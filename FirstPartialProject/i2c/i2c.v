==> flow/design.v <==
module i2c(clk, reset, master_start, addr_in, data_in, read_write_bit, sda_in, sda, scl, data_read, reading);
	input 		clk;  	       
	input 		reset;
	input 		master_start;   
	input [6:0] addr_in;        
	input [7:0] data_in; 	    
	input 		read_write_bit; 
	input 		sda_in;
	output reg	 sda;  
	output wire  scl; 			   
	output reg 	 [7:0]data_read;
	output reg	 reading;
	reg [3:0] next_state;
	reg [3:0] count;  
	reg enable_scl;
	reg [6:0] addr;
	reg [7:0] data; 	
	reg 		rwbit;
	parameter idle 	  		= 4'b0000,  
				 start 	  		= 4'b0001,  
				 slave_address = 4'b0010,  
				 w_ack			= 4'b0011,  
				 w_ack2			= 4'b0100,  
				 write_data		= 4'b0101,  
				 read_data	  	= 4'b0110,  
				 stop 	  		= 4'b0111;  
	assign scl = (enable_scl==0) ? 1 : ~clk;
always  @ (negedge clk) begin
	if (reset==1) begin
		enable_scl<=0;
	end	
	else begin
		if((next_state == idle)||(next_state == start)||(next_state == stop)) begin 
			enable_scl<=0;
		end
		else begin
			enable_scl<=1;
		end
	end
end				 
always @ (posedge clk) begin
	if(reset==1) begin
		next_state	<= idle;
		sda		 	<= 1'b1;
		count 	 	<= 4'b0;
		reading 	 	<= 1'b0;
		data_read 	<= 8'hz;
		end
	else begin
		case (next_state)
			idle:begin  
				sda<=1;
				if(master_start==1) begin
					next_state <= start;
					addr <= addr_in;
					data <= data_in;
					rwbit <= read_write_bit;
					end
				else begin
					next_state <= idle;
				end
			end
			start:begin  
				sda<=0;
				next_state<= slave_address;
				count <= 4'b0110;  
			end
			slave_address: begin  
				sda<=addr[count];
				if(count==0) 
					next_state <= w_ack;
				else
					count <= (count-1);
			end
			w_ack: begin  
				sda<=1;
				count<=4'b0111;
				 if(rwbit==0) begin
					next_state<=write_data;
				 end
				 else if (rwbit==1) begin
					reading = 1'b1;
					next_state<=read_data;	
				 end 
			end
			w_ack2: begin 		 
				next_state<=stop;
			end
			write_data: begin  
				sda<=data[count];
				if (count==0)  
					next_state<=w_ack2;
				else 
					count <= (count-1);
			end
			read_data: begin	 
				if (count==0) begin  
					data_read <= {data[6:0], sda_in};
					next_state<=w_ack2;
				end
				else begin
					data[7:0] <= {data[6:0],sda_in};
					count <= (count-1);
				end
			end
			stop: begin		   
				sda<=1;
				next_state<=idle;
			end 
		endcase
	end 
end
endmodule
# Tool chain data of i2c
# The steps from the RTL of i2c to its reports follow in flow order.
# Lines are those of the file above, counted from 1.
# Operators: Yosys type, input widths -> output width; for muxes data width and select width s.
# Cell names lack the library's common part.
# Not given: n/a
# setup
design	i2c
clk_port	clk
library	sky130hd
corner	tt_025C_1v80

# Elaborated design
# Counts by Yosys on the flattened word-level netlist (proc, flatten, opt, wreduce; memories kept). Register bits leave out memories and registers merged into their read ports (data or address). Print and check cells are left out. Cells with the same type and inputs are merged into one.
# word_totals
output_inout_bits	11
elab_cells	61
input_bits	20
ff_bits	35
# classes
n_reduce_logical	19
shift	2
mux	16
logic	2
add_sub_neg	1
equal	12
# op_table
cell	n
$mux 8	5
$pmux 4 s7	1
$eq 4x3->1 const B	4
$pmux 8 s2	1
$pmux 4 s3	1
$mux 4	3
$ne 2x2->1 const B	4
$eq 4x2->1 const B	2
$logic_not 4->1	2
$shiftx 8x4->1	1
$reduce_bool 8->1	1
$shiftx 7x4->1	1
$reduce_and 2->1	3
$reduce_bool 2->1	3
$reduce_and 3->1	2
$reduce_or 3->1	2
$reduce_bool 5->1	1
$sub 4x1->4 const B	1
$eq 4x1->1 const B	1
$reduce_and 4->1	1
$reduce_bool 4->1	1
$pmux 1 s4	1
$mux 1	3
$logic_or 1x1->1	2
$not 1->1	2
$ne 2x1->1 const B	1
$reduce_or 2->1	1
$mux 2	1

# Longest topological paths
# Depth = most cells in a row (Yosys ltp): at word level without a register or memory, in the mapped netlist without a sequential cell, where the memories' decode and read muxes count.
# depth
word_depth	4
ABC_AREA	0
depth_mapped	7

# After synthesis
# Source: synth_stat.txt of the flow (Yosys; design flattened, memories mapped). It holds for the ABC_AREA given above (unset counts as 0); a run with the other value may have another netlist.
# Totals and module areas in this step are rounded.
# mapped
stdcells	119
buf_cells	5
synth_area_mm2	0.001582
ff_cells	39
# types
cell_type	n	area_total_um2
edfxtp_1	24	720.691
dfxtp_1	15	300.288
mux2_2	9	101.347
nor2_1	18	67.565
mux4_1	2	52.55
a21oi_1	6	30.029
ha_1	2	25.024
mux4_2	1	22.522
a31oi_1	3	18.768
inv_1	5	18.768
nor3_4	1	16.266
a211oi_1	2	15.014
nand2_1	4	15.014
nor3b_1	2	15.014
o21ai_0	3	15.014
nor2b_1	2	12.512
buf_6	1	11.261
buf_2	2	10.01
# Other cell types: 15; their cells: 17.

# Measured data: module i2c, platform sky130hd, 2 stored runs of the flow under differing settings, order arbitrary. Input and output delays are each 20% of the period that was set; the output load is 0.01 pF.
# "power_w" rests on the timing tool's default activity at the inputs, not on a simulated workload.
# Measured values are rounded.
# Among the settings, -- means not set for that run.
# Among the results, -- means that no value is shown for the run.
run name	period_ns	CORE_UTILIZATION	SETUP_SLACK_MARGIN	CELL_PAD_IN_SITES_GLOBAL_PLACEMENT	CELL_PAD_IN_SITES_DETAIL_PLACEMENT	TNS_END_PERCENT	GPL_TIMING_DRIVEN	CTS_CLUSTER_DIAMETER	CAP_MARGIN	SLEW_MARGIN	MIN_ROUTING_LAYER	MAX_ROUTING_LAYER	CORE_MARGIN	CTS_CLUSTER_SIZE	synthesis_area_mm2	util_frac	power_w	die_footprint_mm2	fin_hold_ws_ns	final_cell_area_mm2	timing.setup.tns_ns	final_setup_ws_ns
record 1	2.4	31	0.55	3	0	10	1	259	40	30	met2	met5	2	--	0.001582	0.446	0.001641	0.005689	0.444	0.00215	-0.220	-0.220
record 2	3.4	66	-0.28	1	--	75	0	--	20	5	--	met4	2	26	--	--	--	--	--	--	--	--
# Record 2: unfinished; error GPL-0301 in placement
